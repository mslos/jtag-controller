==> flow/design.v <==
module jtag (
	input TCK,  
	input TDI,
	output reg TDO,
	input TMS,
  	input HREADY,
  	input HRESP,
  	input [31:0] HRDATA,
  	output reg HWRITE,
  	output reg [1:0] HTRANS,
  	output reg [31:0] HWDATA,
  	output reg [31:0] HADDR
);
parameter REGISTER_SIZE = 32;
parameter IR_SIZE = 4;
parameter STATE_SIZE = 4;
parameter TEST_LOGIC_RESET = 4'h0,
  RUN_TEST_IDLE = 4'hf,
  SELECT_DR_SCAN = 4'he,
  CAPTURE_DR = 4'hd,
  SHIFT_DR = 4'hc,
  EXIT_1_DR = 4'hb,
  PAUSE_DR = 4'ha,
  EXIT_2_DR = 4'h9,
  UPDATE_DR = 4'h8,
  SELECT_IR_SCAN = 4'h7,
  CAPTURE_IR = 4'h6,
  SHIFT_IR = 4'h5,
  EXIT_1_IR = 4'h4,
  PAUSE_IR = 4'h3,
  EXIT_2_IR = 4'h2,
  UPDATE_IR = 4'h1;
  parameter BYPASS = 4'b0000;
  parameter IDCODE = 4'b1000;
  parameter ADDR =   4'b0100;
  parameter WDATA =  4'b1100;
  parameter RDATA =  4'b0010;
  reg [IR_SIZE-1:0] IR;
  reg [IR_SIZE-1:0] LATCH_IR;
  reg [STATE_SIZE-1:0] state;
always @ (posedge TCK)
begin : JTAG
 case(state)
	TEST_LOGIC_RESET : if (TMS == 1'b1) begin
	             state <= TEST_LOGIC_RESET;
	           end else if (TMS == 1'b0) begin
	             state <= RUN_TEST_IDLE;
	           end
	RUN_TEST_IDLE : if (TMS == 1'b1) begin
	            state <= SELECT_DR_SCAN;
	          end else if (TMS == 1'b0) begin
	            state <= RUN_TEST_IDLE;
	          end
	SELECT_DR_SCAN : if (TMS == 1'b1) begin
	            state <= SELECT_IR_SCAN;
	          end else if (TMS == 1'b0) begin
	            state <= CAPTURE_DR;
	          end
	CAPTURE_DR : if (TMS == 1'b1) begin
	            state <= EXIT_1_DR;
	          end else if (TMS == 1'b0) begin
	            state <= SHIFT_DR;
	          end
	SHIFT_DR : if (TMS == 1'b1) begin
	            state <= EXIT_1_DR;
	          end else if (TMS == 1'b0) begin
	            state <= SHIFT_DR;
	          end
	EXIT_1_DR : if (TMS == 1'b1) begin
	            state <= UPDATE_DR;
	          end else if (TMS == 1'b0) begin
	            state <= PAUSE_DR;
	          end
	PAUSE_DR : if (TMS == 1'b1) begin
	            state <= EXIT_2_DR;
	          end else if (TMS == 1'b0) begin
	            state <= PAUSE_DR;
	          end
	EXIT_2_DR : if (TMS == 1'b1) begin
	            state <= UPDATE_DR;
	          end else if (TMS == 1'b0) begin
	            state <= SHIFT_DR;
	          end
	UPDATE_DR : if (TMS == 1'b1) begin
	            state <= SELECT_DR_SCAN;
	          end else if (TMS == 1'b0) begin
	            state <= RUN_TEST_IDLE;
	          end
	SELECT_IR_SCAN : if (TMS == 1'b1) begin
	            state <= TEST_LOGIC_RESET;
	          end else if (TMS == 1'b0) begin
	            state <= CAPTURE_IR;
	          end
	CAPTURE_IR : if (TMS == 1'b1) begin
	            state <= EXIT_1_IR;
	          end else if (TMS == 1'b0) begin
	            state <= SHIFT_IR;
	          end
	SHIFT_IR : if (TMS == 1'b1) begin
	            state <= EXIT_1_IR;
	          end else if (TMS == 1'b0) begin
	            state <= SHIFT_IR;
	          end
	EXIT_1_IR : if (TMS == 1'b1) begin
	            state <= UPDATE_IR;
	          end else if (TMS == 1'b0) begin
	            state <= PAUSE_IR;
	          end
	PAUSE_IR : if (TMS == 1'b1) begin
	            state <= EXIT_2_IR;
	          end else if (TMS == 1'b0) begin
	            state <= PAUSE_IR;
	          end
	EXIT_2_IR : if (TMS == 1'b1) begin
	            state <= UPDATE_IR;
	          end else if (TMS == 1'b0) begin
	            state <= SHIFT_IR;
	          end
	UPDATE_IR : if (TMS == 1'b1) begin
	            state <= SELECT_DR_SCAN;
	          end else if (TMS == 1'b0) begin
	            state <= RUN_TEST_IDLE;
	          end
	default : state <= TEST_LOGIC_RESET;
  endcase
end
reg instruction_tdo;
always @ (posedge TCK)
begin
  if (state == TEST_LOGIC_RESET)
    IR[IR_SIZE-1:0] <= 0;  
  else if(state == CAPTURE_IR)
    IR <= 4'b0000;
  else if(state == SHIFT_IR)
    IR[IR_SIZE-1:0] <= {TDI, IR[IR_SIZE-1:1]};
end
assign instruction_tdo = IR[0];
always @ (negedge TCK)
begin
 if (state == TEST_LOGIC_RESET)
    LATCH_IR <= 4'b0000;
  else if(state == UPDATE_IR)
    LATCH_IR <= IR;
end
wire  bypassed_tdo;
reg   bypass_reg;
always @ (posedge TCK)
begin
  if (state == TEST_LOGIC_RESET)
    bypass_reg <= 1'b0;
  else if (LATCH_IR == BYPASS && state == CAPTURE_DR)
    bypass_reg<= 1'b0;
  else if(LATCH_IR == BYPASS && state == SHIFT_DR)
    bypass_reg<= TDI;
end
assign bypassed_tdo = bypass_reg;
  reg [REGISTER_SIZE-1:0] DR_IDCODE;
wire        idcode_tdo;
always @ (posedge TCK)
begin
  if (state == TEST_LOGIC_RESET)
    DR_IDCODE <= 32'hf0f0f0f0;
  else if(LATCH_IR == IDCODE && state == CAPTURE_DR)
    DR_IDCODE <= 32'hf0f0f0f0;
  else if(LATCH_IR == IDCODE && state == SHIFT_DR)
    DR_IDCODE <=  {TDI, DR_IDCODE[REGISTER_SIZE-1:1]};
end
assign idcode_tdo = DR_IDCODE[0];
reg [REGISTER_SIZE-1:0] DR_ADDR;
wire        addr_tdo;
always @ (posedge TCK)
begin
  if (state == TEST_LOGIC_RESET)
    DR_ADDR <= 32'b0;
  else if(LATCH_IR == ADDR && state == SHIFT_DR)
    DR_ADDR <=  {TDI, DR_ADDR[REGISTER_SIZE-1:1]};
end
assign addr_tdo = DR_ADDR[0];
reg [REGISTER_SIZE-1:0] DR_WDATA;
reg TOGGLE_WRITE;
wire        wdata_tdo;
always @ (posedge TCK)
begin
  if (state == TEST_LOGIC_RESET)
    begin
    	DR_WDATA <= 32'b0;
  		TOGGLE_WRITE <= 1'b0;
          HWRITE <= 1'b0;
      	HWDATA <= 32'b0;
    end
  else if(LATCH_IR == WDATA && state == CAPTURE_DR)
    DR_WDATA <= 32'b0;
  else if(LATCH_IR == WDATA && state == SHIFT_DR)
    DR_WDATA <=  {TDI, DR_WDATA[REGISTER_SIZE-1:1]};
  else if(LATCH_IR == WDATA && state == UPDATE_DR && HREADY == 1'b1)
    begin
    	HWRITE <= 1'b1;
    	TOGGLE_WRITE <= 1'b1;
    end
  else if (TOGGLE_WRITE == 1'b1 && LATCH_IR == WDATA)
    begin
    	TOGGLE_WRITE <= 1'b0;
  		HWDATA <= DR_WDATA;
      	HWRITE <= 1'b0;
    end
end
assign wdata_tdo = DR_WDATA[0];
reg [REGISTER_SIZE-1:0] DR_RDATA;
reg TOGGLE_READ;
wire        rdata_tdo;
always @ (posedge TCK)
begin
  if (state == TEST_LOGIC_RESET)
    begin
    	DR_RDATA <= 32'b0;
  		TOGGLE_READ <= 1'b0;
    end
  else if(LATCH_IR == RDATA && state == SHIFT_DR)
    DR_RDATA <=  {TDI, DR_RDATA[REGISTER_SIZE-1:1]};
  else if(LATCH_IR == RDATA && state == UPDATE_DR && HREADY == 1'b1)
    begin
    	TOGGLE_READ <= 1'b1;
    end
  else if (TOGGLE_READ == 1'b1 && LATCH_IR == RDATA)
    begin
    	TOGGLE_READ <= 1'b0;
  		DR_RDATA <= HRDATA;
    end
end
assign rdata_tdo = DR_RDATA[0];
always @ (posedge TCK)
begin
  if (state == TEST_LOGIC_RESET)
    begin
    	HADDR <= 32'b0;
    end
  else if(LATCH_IR == RDATA && state == UPDATE_DR && HREADY == 1'b1)
    begin
    	HADDR <= DR_ADDR;
    end
  else if(LATCH_IR == WDATA && state == UPDATE_DR && HREADY == 1'b1)
    begin
    	HADDR <= DR_ADDR;
    end
end
always @ (posedge TCK)
begin
  if (state == TEST_LOGIC_RESET)
    begin
    	HTRANS <= 2'b0;
    end
  else if(LATCH_IR == WDATA && state == UPDATE_DR && HREADY == 1'b1)
    begin
      	HTRANS <= 2'b10;
    end
  else if (TOGGLE_WRITE == 1'b1 && LATCH_IR == WDATA)
    begin
      	HTRANS <= 2'b00;
    end
  else if(LATCH_IR == RDATA && state == UPDATE_DR && HREADY == 1'b1)
    begin
      	HTRANS <= 2'b10;
    end
  else if (TOGGLE_READ == 1'b1 && LATCH_IR == RDATA)
    begin
        HTRANS <= 2'b00;
    end
end
always @ (negedge TCK)
  begin
  	if (state == TEST_LOGIC_RESET)
      begin
        TDO <= 1'b0;
      end
    else begin
      case(LATCH_IR)
        RDATA:			 TDO <= rdata_tdo;
        WDATA:			 TDO <= wdata_tdo;
        IDCODE:          TDO <= idcode_tdo;
        ADDR:			 TDO <= addr_tdo;
        default:         TDO <= bypassed_tdo;
      endcase
    end
  end
endmodule
## Tool chain data of jtag

Tool output for the design above, in the order of the flow.
Line numbers count from 1 in the design file above.
Operators: Yosys type, input widths -> output width; for muxes data width and select width s.
Cell names lack the library's common part.
Not given: -

- Top: jtag
- Clock port: TCK
- Library: sky130hd
- Corner: tt_025C_1v80

## After elaboration

Source: Yosys, flattened and elaborated, memories not mapped. Widths are those after wreduce. Registers that Yosys merges into a memory's read port (data or address) are not register bits. Print and check cells do not count.

- Equal/unequal tests: 20
- Mux-type cells: 27
- Bitwise gates (word level): 4
- Reduce/logical cells: 33

Operators with widths:

| operator | count |
|---|---|
| $mux 32 | 5 |
| $pmux 4 s12 | 1 |
| $eq 4x4->1 const B | 10 |
| $eq 4x3->1 const B | 5 |
| $reduce_bool 16->1 | 1 |
| $logic_and 1x1->1 | 14 |
| $mux 2 | 7 |
| $reduce_or 2->1 | 6 |
| $eq 4x2->1 const B | 3 |
| $mux 3 | 4 |
| $reduce_bool 2->1 | 4 |
| $logic_not 4->1 | 2 |
| $mux 4 | 2 |
| $mux 1 | 7 |
| $not 1->1 | 4 |
| $reduce_and 2->1 | 2 |
| $eq 4x1->1 const B | 1 |
| $reduce_and 4->1 | 1 |
| $reduce_bool 4->1 | 1 |
| $pmux 1 s4 | 1 |
| $reduce_and 3->1 | 1 |
| $reduce_or 3->1 | 1 |
| $ne 2x2->1 const B | 1 |

- Register bits: 209
- Output and inout bits: 68
- Elaborated cells: 98

## Longest topological paths

Longest topological path by Yosys (ltp), each cell counted once; first at word level (registers and memories cut), then after technology mapping (sequential cells cut; the memories' decode and read muxes count).

- Depth in word-level cells: 6
- ABC_AREA: 0
- Depth in mapped cells: 7
- Gate-level depth less buffers: 4

## Netlist

The flow's flattened synthesis, as Yosys stat reports it; memories are mapped. The netlist is that of the ABC_AREA named above (0 if unset); the other value can give another one.

- Cell count: 930
- Synthesis area: 8008.9 µm²
- Mapped flip-flops: 221

Cells by type:

| cell type | count | area in all (µm²) |
|---|---|---|
| dfxtp_1 | 221 | 4.42E+03 |
| nand2_1 | 261 | 979.69 |
| a21oi_1 | 151 | 755.725 |
| mux2i_1 | 40 | 400.384 |
| o221a_2 | 31 | 349.085 |
| nor2_1 | 52 | 195.187 |
| clkbuf_1 | 48 | 180.173 |
| inv_1 | 36 | 135.13 |
| nand3_1 | 18 | 90.086 |
| buf_2 | 17 | 85.082 |
| and2_1 | 7 | 43.792 |
| nor2b_1 | 6 | 37.536 |
| buf_6 | 3 | 33.782 |
| nor3_1 | 6 | 30.029 |
| o21a_1 | 3 | 22.522 |
| a211oi_4 | 1 | 20.019 |
| a31o_2 | 2 | 17.517 |
| and4bb_2 | 1 | 12.512 |

Other cell types: 23; their cells: 26.

==> runs of jtag <==
Top module jtag; platform sky130hd; tools Yosys and OpenROAD; 2 stored runs in no particular order. Input and output delays are each 20% of the period that was set; the output load is 0.01 pF.
"power": no workload was simulated; the value follows from the tool's default switching activity.
Among the settings, . means not set for that run.

| setting or result | run 1 | run 2 |
|---|---|---|
| period_ns | 3.84 | 4.19 |
| CORE_UTILIZATION | 35 | 58 |
| CAP_MARGIN | 20 | 20 |
| CORE_MARGIN | 2 | 2 |
| SLEW_MARGIN | 20 | 20 |
| SETUP_SLACK_MARGIN | . | 0.74 |
| PLACE_DENSITY | . | 0.65 |
| HOLD_SLACK_MARGIN | . | 0.06 |
| CORE_ASPECT_RATIO | . | 0.91 |
| CELL_PAD_IN_SITES_DETAIL_PLACEMENT | . | 0 |
| TNS_END_PERCENT | . | 40 |
| GPL_TIMING_DRIVEN | . | 1 |
| mapped cell area after synthesis (µm²) | 8008.9 | 8008.9 |
| standard-cell area after layout (µm²) | 10287.4 | 10521.3 |
| power (mW) | 6.096 | 5.420 |
| total negative slack (ps) | 0 | 0 |
| setup slack of the worst path (ps) | 105 | 243 |
| total die area (µm²) | 24108.8 | 14765.5 |
